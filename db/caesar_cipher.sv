==> flow/design.v <==
module caesar_cipher (
   input            clk
  ,input            rst_n
  ,input            ptxt_valid  
  ,input            mode  
  ,input            key_shift_dir  
  ,input      [4:0] key_shift_num_1  
  ,input      [4:0] key_shift_num_2  
  ,input      [7:0] ptxt_char
  ,output reg [7:0] ctxt_char
  ,output reg       err_invalid_key_shift_num
  ,output reg       err_invalid_ptxt_char
  ,output reg       ctx_ready
);
  localparam NUL_CHAR = 8'h00;
  localparam UPPERCASE_A_CHAR = 8'h41;
  localparam UPPERCASE_Z_CHAR = 8'h5A;
  localparam LOWERCASE_A_CHAR = 8'h61;
  localparam LOWERCASE_Z_CHAR = 8'h7A;
  wire       ptxt_char_is_uppercase_letter;
  wire       ptxt_char_is_lowercase_letter;
  wire       ptxt_char_is_letter;
  wire	     err_invalid_key_shift_num_wire;
  wire 	     err_invalid_ptxt_char_wire;
  reg  [7:0] sub_letter;
  assign err_invalid_key_shift_num_wire = key_shift_num_1 > 26 || key_shift_num_2 > 26 || key_shift_num_1==key_shift_num_2;
  assign ptxt_char_is_uppercase_letter = (ptxt_char >= UPPERCASE_A_CHAR) &&
                                         (ptxt_char <= UPPERCASE_Z_CHAR);
  assign ptxt_char_is_lowercase_letter = (ptxt_char >= LOWERCASE_A_CHAR) &&
                                         (ptxt_char <= LOWERCASE_Z_CHAR);
  assign ptxt_char_is_letter = ptxt_char_is_uppercase_letter ||
                               ptxt_char_is_lowercase_letter;
  assign err_invalid_ptxt_char_wire = !ptxt_char_is_letter;
  always @ (*)
    if(!mode) begin  
        if(!key_shift_dir) begin
            sub_letter = ptxt_char + {3'b000, key_shift_num_1} + {3'b000, key_shift_num_2};
            if(ptxt_char_is_uppercase_letter && (sub_letter > UPPERCASE_Z_CHAR))begin
                sub_letter -= 8'h1A;
				if(sub_letter > UPPERCASE_Z_CHAR)
					sub_letter -= 8'h1A;
				else 
					sub_letter = sub_letter;
			end 
			else sub_letter = sub_letter;
            if(ptxt_char_is_lowercase_letter && (sub_letter > LOWERCASE_Z_CHAR))begin
                sub_letter -= 8'h1A;
				 if(sub_letter > LOWERCASE_Z_CHAR)
					sub_letter -= 8'h1A;
				 else 
					sub_letter = sub_letter;
			end
			else
				sub_letter = sub_letter;
        end
		else if(key_shift_dir) begin
            sub_letter = ptxt_char - {3'b000, key_shift_num_1} - {3'b000, key_shift_num_2};
            if(ptxt_char_is_uppercase_letter && (sub_letter < UPPERCASE_A_CHAR))begin
                sub_letter += 8'h1A;
				 if((sub_letter < UPPERCASE_A_CHAR))
					sub_letter += 8'h1A;
				else
					sub_letter = sub_letter;
			end
			else
				sub_letter = sub_letter;
            if(ptxt_char_is_lowercase_letter && (sub_letter < LOWERCASE_A_CHAR))begin
                sub_letter += 8'h1A;
				  if((sub_letter < LOWERCASE_A_CHAR))
					sub_letter += 8'h1A;
				  else
					sub_letter = sub_letter;
			end
			else
				sub_letter = sub_letter;
        end
		else
			sub_letter = NUL_CHAR;
    end
    else begin  
        if(!key_shift_dir) begin
            sub_letter = ptxt_char - {3'b000, key_shift_num_1} - {3'b000, key_shift_num_2};
            if(ptxt_char_is_uppercase_letter && (sub_letter < UPPERCASE_A_CHAR || sub_letter > 200))begin
                sub_letter += 8'h1A;
				 if(sub_letter < UPPERCASE_A_CHAR  || sub_letter > 200)
					sub_letter += 8'h1A;
				else
					sub_letter = sub_letter;
			end
			else
				sub_letter = sub_letter;
            if(ptxt_char_is_lowercase_letter && (sub_letter < LOWERCASE_A_CHAR))begin
                sub_letter += 8'h1A;
				if(sub_letter < LOWERCASE_A_CHAR)
					sub_letter += 8'h1A;
				else
					sub_letter = sub_letter;
			end
			else
				sub_letter = sub_letter;			
        end
        else if(key_shift_dir) begin
            sub_letter = ptxt_char + {3'b000, key_shift_num_1} + {3'b000, key_shift_num_2};
             if(ptxt_char_is_uppercase_letter && (sub_letter > UPPERCASE_Z_CHAR))begin
                sub_letter -= 8'h1A;
				if((sub_letter > UPPERCASE_Z_CHAR))
					sub_letter -= 8'h1A;
				else
					sub_letter = sub_letter;
			end
			else
				sub_letter = sub_letter;
            if(ptxt_char_is_lowercase_letter && (sub_letter > LOWERCASE_Z_CHAR))begin
                sub_letter -= 8'h1A;
				 if((sub_letter > LOWERCASE_Z_CHAR))
					sub_letter -= 8'h1A;
				 else
					sub_letter = sub_letter;
			end
			else
				sub_letter = sub_letter;
        end
		else
			sub_letter = NUL_CHAR;
    end
  always @ (posedge clk or negedge rst_n)
    if(!rst_n)begin
      ctx_ready <= 1'b0;
      ctxt_char <= NUL_CHAR;
      err_invalid_key_shift_num <= 1'b0;
	  err_invalid_ptxt_char <=1'b0;
	  end
    else if(err_invalid_ptxt_char_wire || err_invalid_key_shift_num_wire || !ptxt_valid) begin
      ctx_ready <= 1'b0;
      ctxt_char <= NUL_CHAR;
	  err_invalid_key_shift_num <= 1'b1;
	  err_invalid_ptxt_char <=1'b1;
	  end
    else begin
      ctx_ready <= 1'b1;
      ctxt_char <= sub_letter;
	  err_invalid_key_shift_num <= 1'b0;
	  err_invalid_ptxt_char <=1'b0;
	  end
endmodule
# Reports on caesar_cipher
# The steps from the RTL of caesar_cipher to its reports follow in flow order.
# Lines are those of the file above, counted from 1.
# Operators: Yosys type, input widths -> output width; for muxes data width and select width s.
# Cell names lack the library's common part.
# The mark -- stands for no value.
[setup] top="caesar_cipher" clk_port="clk" library="sky130hd" lib_corner="tt_025C_1v80"

# Word level
# Counts by Yosys on the flattened word-level netlist (proc, flatten, opt, wreduce; memories kept). Register bits leave out memories and registers merged into their read ports (data or address); mux counts leave out enables and synchronous resets folded into registers. Print and check cells are left out. Cells with the same type and inputs are merged into one.
[classes] add_sub_neg=16 n_mul=0 div=0 cmp=20 eq_ne=1 shifts=0 mux=28 bitwise=0 n_reduce_logical=18
[op_table] op="$mux 8" count=26
[op_table] op="$add 8x5->8 const B" count=6
[op_table] op="$sub 8x5->8 const B" count=6
[op_table] op="$gt 8x7->1 const B" count=6
[op_table] op="$lt 8x7->1 const B" count=6
[op_table] op="$add 8x5->8" count=2
[op_table] op="$sub 8x5->8" count=2
[op_table] op="$ge 8x7->1 const B" count=2
[op_table] op="$le 8x7->1 const B" count=2
[op_table] op="$gt 8x8->1 const B" count=2
[op_table] op="$gt 5x5->1 const B" count=2
[op_table] op="$logic_and 1x1->1" count=9
[op_table] op="$logic_or 1x1->1" count=7
[op_table] op="$eq 5x5->1" count=1
[op_table] op="$logic_not 1->1" count=2
[op_table] op="$mux 1" count=2
[word_totals] regBits=10 latch_bits=0 ram_bits=0 romBits=0 clocked_rd_ports_x_width=0 mem_count=0 input_bits=23 out_inout_bits=11

# Depth
# Depth = most cells in a row (Yosys ltp): at word level without a register or memory, in the mapped netlist without a sequential cell, where the memories' decode and read muxes count.
[logic_depth] word_depth=16 abc_area=0 depth_mapped=30

# Mapped cells and area
# The flow's flattened synthesis, as Yosys stat reports it; memories are mapped. The netlist is that of the ABC_AREA named above (0 if unset); the other value can give another one.
# The area totals of this step are shown rounded.
[mapped] cells=566 mapped_area_um2=4300 seq_area_um2=250 flip_flops=10 n_buf=22
[types] cell="ha_1" count=38 type_area_um2=475.456
[types] cell="dfrtp_1" count=10 type_area_um2=250.24
[types] cell="fa_1" count=10 type_area_um2=200.192
[types] cell="xnor2_1" count=22 type_area_um2=192.685
[types] cell="a21oi_1" count=36 type_area_um2=180.173
[types] cell="nand2_1" count=45 type_area_um2=168.912
[types] cell="nor2_1" count=39 type_area_um2=146.39
[types] cell="inv_1" count=37 type_area_um2=138.883
[types] cell="o21ai_0" count=25 type_area_um2=125.12
[types] cell="nand3_1" count=22 type_area_um2=110.106
[types] cell="a21o_1" count=14 type_area_um2=105.101
[types] cell="a211oi_1" count=11 type_area_um2=82.579
[types] cell="xnor2_2" count=5 type_area_um2=81.328
[types] cell="nor3_1" count=15 type_area_um2=75.072
[types] cell="a211o_1" count=8 type_area_um2=70.067
[types] cell="mux2i_1" count=7 type_area_um2=70.067
[types] cell="nand2b_1" count=11 type_area_um2=68.816
[types] cell="a211oi_4" count=3 type_area_um2=60.058
# Other cell types: 75; their cells: 208.

# Worst setup path after synthesis
# OpenSTA on the mapped netlist: ideal clock, no wires. The path of least setup slack (recovery checks aside). Input and output delay are each 20% of the period. Register names are those of the netlist, which keeps one name where synthesis merged equal registers.
[synth_timing] path_kind="in2reg" from="input key_shift_num_1[2]" to="register ctxt_char[4]" period_ps=10400 in_delay_ps=2080 arrival_ps=8276 path_slack_ps=1985 path_delay_ps=6335 stages=30 n_path_buf=2 period_less_setup_slack_ps=8415
# "path_delay_ps" is the arrival time less input delay plus setup time.
# "stages": output pins that drive a net of the path, with the launching flip-flop's if there is one; two outputs of one cell count as two.
# "period_less_setup_slack_ps" is the clock period less the worst setup slack; recovery checks do not enter. This is arithmetic on one report: input and output delays are still those of the set period (20% each).
# The rows between start and end are the longest chain of elaborated cells between them; the timing report does not say that the signal goes this way. Where chains are equally long, one stands for them.
# A line is the first line of the expression or statement that the cell stems from. Yosys adds cells for indexed reads and writes and turns some case tables into memories.
# A register here has more assigning lines than the two given.
[synth_between] path_cell_list="inv_1 fa_1 buf_4 xnor2_1 ha_1 inv_1 and2_1 clkbuf_1 xnor2_1 ha_1 a21oi_1 xnor2_1 xnor2_1 a2111oi_0 a211oi_2 a21oi_1 or3b_2 nand3_1 inv_1 ha_1 and3_1 and3_1 nor3_1 nand2_1 xnor2_1 a31o_2 and4_1 or4_1 nand3b_1 o2111ai_1" elab_chain_cells=16
[synth_rtl] item="start, declared" line=7 source=",input      [4:0] key_shift_num_1"
[synth_rtl] item="$sub 8x5->8 (2 in a row)" line=82 source="sub_letter = ptxt_char - {3'b000, key_shift_num_1} - {3'b000, key_shift_num_2};"
[synth_rtl] item="$add 8x5->8" line=84 source="sub_letter += 8'h1A;"
[synth_rtl] item="$lt 8x7->1" line=85 source="if(sub_letter < UPPERCASE_A_CHAR || sub_letter > 200)"
[synth_rtl] item="$logic_or 1x1->1" line=85
[synth_rtl] item="$mux 8" line=85
[synth_rtl] item="$mux 8" line=83 source="if(ptxt_char_is_uppercase_letter && (sub_letter < UPPERCASE_A_CHAR || sub_letter > 200))begin"
[synth_rtl] item="$mux 8" line=81 source="if(!key_shift_dir) begin"
[synth_rtl] item="$mux 8" line=35 source="if(!mode) begin"
[synth_rtl] item="$add 8x5->8" line=93 source="sub_letter += 8'h1A;"
[synth_rtl] item="$add 8x5->8" line=95 source="sub_letter += 8'h1A;"
[synth_rtl] item="$mux 8" line=94 source="if(sub_letter < LOWERCASE_A_CHAR)"
[synth_rtl] item="$mux 8" line=92 source="if(ptxt_char_is_lowercase_letter && (sub_letter < LOWERCASE_A_CHAR))begin"
[synth_rtl] item="$mux 8" line=81
[synth_rtl] item="$mux 8" line=35
[synth_rtl] item="$mux 8" line=133 source="else if(err_invalid_ptxt_char_wire || err_invalid_key_shift_num_wire || !ptxt_valid) begin"
[synth_rtl] item="end, assigned" line=135 source="ctxt_char <= NUL_CHAR;"
[synth_rtl] item="end, assigned" line=141 source="ctxt_char <= sub_letter;"
[synth_rtl] item="end, declared" line=10 source=",output reg [7:0] ctxt_char"

# Timing after layout
# Path of least setup slack in the final report of run 2 (OpenROAD, finished layout, wires in). Where an end is a register, its clock arrival counts in the times.
# The path's times are printed in steps of 10 ps; the period is the one set.
[layout_timing] path_kind="in2reg" from="input key_shift_num_1[2]" to="register ctxt_char[4]" period_ps=7640 in_delay_ps=1530 arrival_ps=6650 path_slack_ps=1080 stages=28 n_path_buf=1
# The rows between start and end are the longest chain of elaborated cells between them; the timing report does not say that the signal goes this way. Where chains are equally long, one stands for them.
# A register here has more assigning lines than the two given.
[layout_between] path_cell_list="buf_8 inv_4 fa_2 xnor2_2 ha_4 inv_2 and2_4 xnor2_4 ha_4 a21oi_4 xnor2_2 xnor2_2 a2111oi_4 a211oi_2 a21oi_4 or3b_4 nand3_4 inv_4 ha_4 and3_4 and3_4 nor3_4 mux2i_1 nand4b_1 a21o_4 or4_4 nand3b_1 o2111ai_1" elab_chain_cells=16
[layout_rtl] item="start, declared" line=7 source=",input      [4:0] key_shift_num_1"
[layout_rtl] item="$sub 8x5->8 (2 in a row)" line=82 source="sub_letter = ptxt_char - {3'b000, key_shift_num_1} - {3'b000, key_shift_num_2};"
[layout_rtl] item="$add 8x5->8" line=84 source="sub_letter += 8'h1A;"
[layout_rtl] item="$lt 8x7->1" line=85 source="if(sub_letter < UPPERCASE_A_CHAR || sub_letter > 200)"
[layout_rtl] item="$logic_or 1x1->1" line=85
[layout_rtl] item="$mux 8" line=85
[layout_rtl] item="$mux 8" line=83 source="if(ptxt_char_is_uppercase_letter && (sub_letter < UPPERCASE_A_CHAR || sub_letter > 200))begin"
[layout_rtl] item="$mux 8" line=81 source="if(!key_shift_dir) begin"
[layout_rtl] item="$mux 8" line=35 source="if(!mode) begin"
[layout_rtl] item="$add 8x5->8" line=93 source="sub_letter += 8'h1A;"
[layout_rtl] item="$add 8x5->8" line=95 source="sub_letter += 8'h1A;"
[layout_rtl] item="$mux 8" line=94 source="if(sub_letter < LOWERCASE_A_CHAR)"
[layout_rtl] item="$mux 8" line=92 source="if(ptxt_char_is_lowercase_letter && (sub_letter < LOWERCASE_A_CHAR))begin"
[layout_rtl] item="$mux 8" line=81
[layout_rtl] item="$mux 8" line=35
[layout_rtl] item="$mux 8" line=133 source="else if(err_invalid_ptxt_char_wire || err_invalid_key_shift_num_wire || !ptxt_valid) begin"
[layout_rtl] item="end, assigned" line=135 source="ctxt_char <= NUL_CHAR;"
[layout_rtl] item="end, assigned" line=141 source="ctxt_char <= sub_letter;"
[layout_rtl] item="end, declared" line=10 source=",output reg [7:0] ctxt_char"

# Flow measurements of caesar_cipher on sky130hd: 2 stored runs with different settings, listed in no order. Input and output delays are each 20% of the period that was set; the output load is 0.01 pF.
# "achieved_clock_period_ps" means the clock period less the worst setup slack. The figure is calculated, with input and output delays left at 20% of the set period.
# "critical_path_time_ps": the worst setup path's part of the clock period (all of it between registers, 20% less for each end at a port) less its slack. A launch clock that arrives late makes it longer, a capture clock that arrives late makes it shorter.
# "totalPower_w" is the tool's figure for a default switching activity; nothing was simulated.
# "critical_path_time_ps" is known to 10 ps.
# The results are shown rounded.
run="run 1" settings period_ns=15.6 CORE_UTILIZATION=58 PLACE_DENSITY_LB_ADDON=0.16 CELL_PAD_IN_SITES_DETAIL_PLACEMENT=2 ABC_AREA=0 GPL_ROUTABILITY_DRIVEN=0 CAP_MARGIN=30 MIN_ROUTING_LAYER="met2" CORE_MARGIN=2 SLEW_MARGIN=20
run="run 1" outcome="incomplete, placement halted on DPL-0033"
run="run 2" settings period_ns=7.64 CORE_UTILIZATION=16 SETUP_SLACK_MARGIN=1.64 PLACE_DENSITY=0.54 CORE_MARGIN=5 ABC_AREA=0 CTS_CLUSTER_DIAMETER=80 CAP_MARGIN=25 SLEW_MARGIN=20
run="run 2" results stdcell_area_um2=6400 fin_tns_ps=0 achieved_clock_period_ps=6556 ys_area_um2=4300 final_die_area_um2=30000 fin_util_frac=0.24 timing.setup.ws_ps=1100 totalPower_w=0.0019 critical_path_time_ps=5030 critical_path_kind="in2reg"
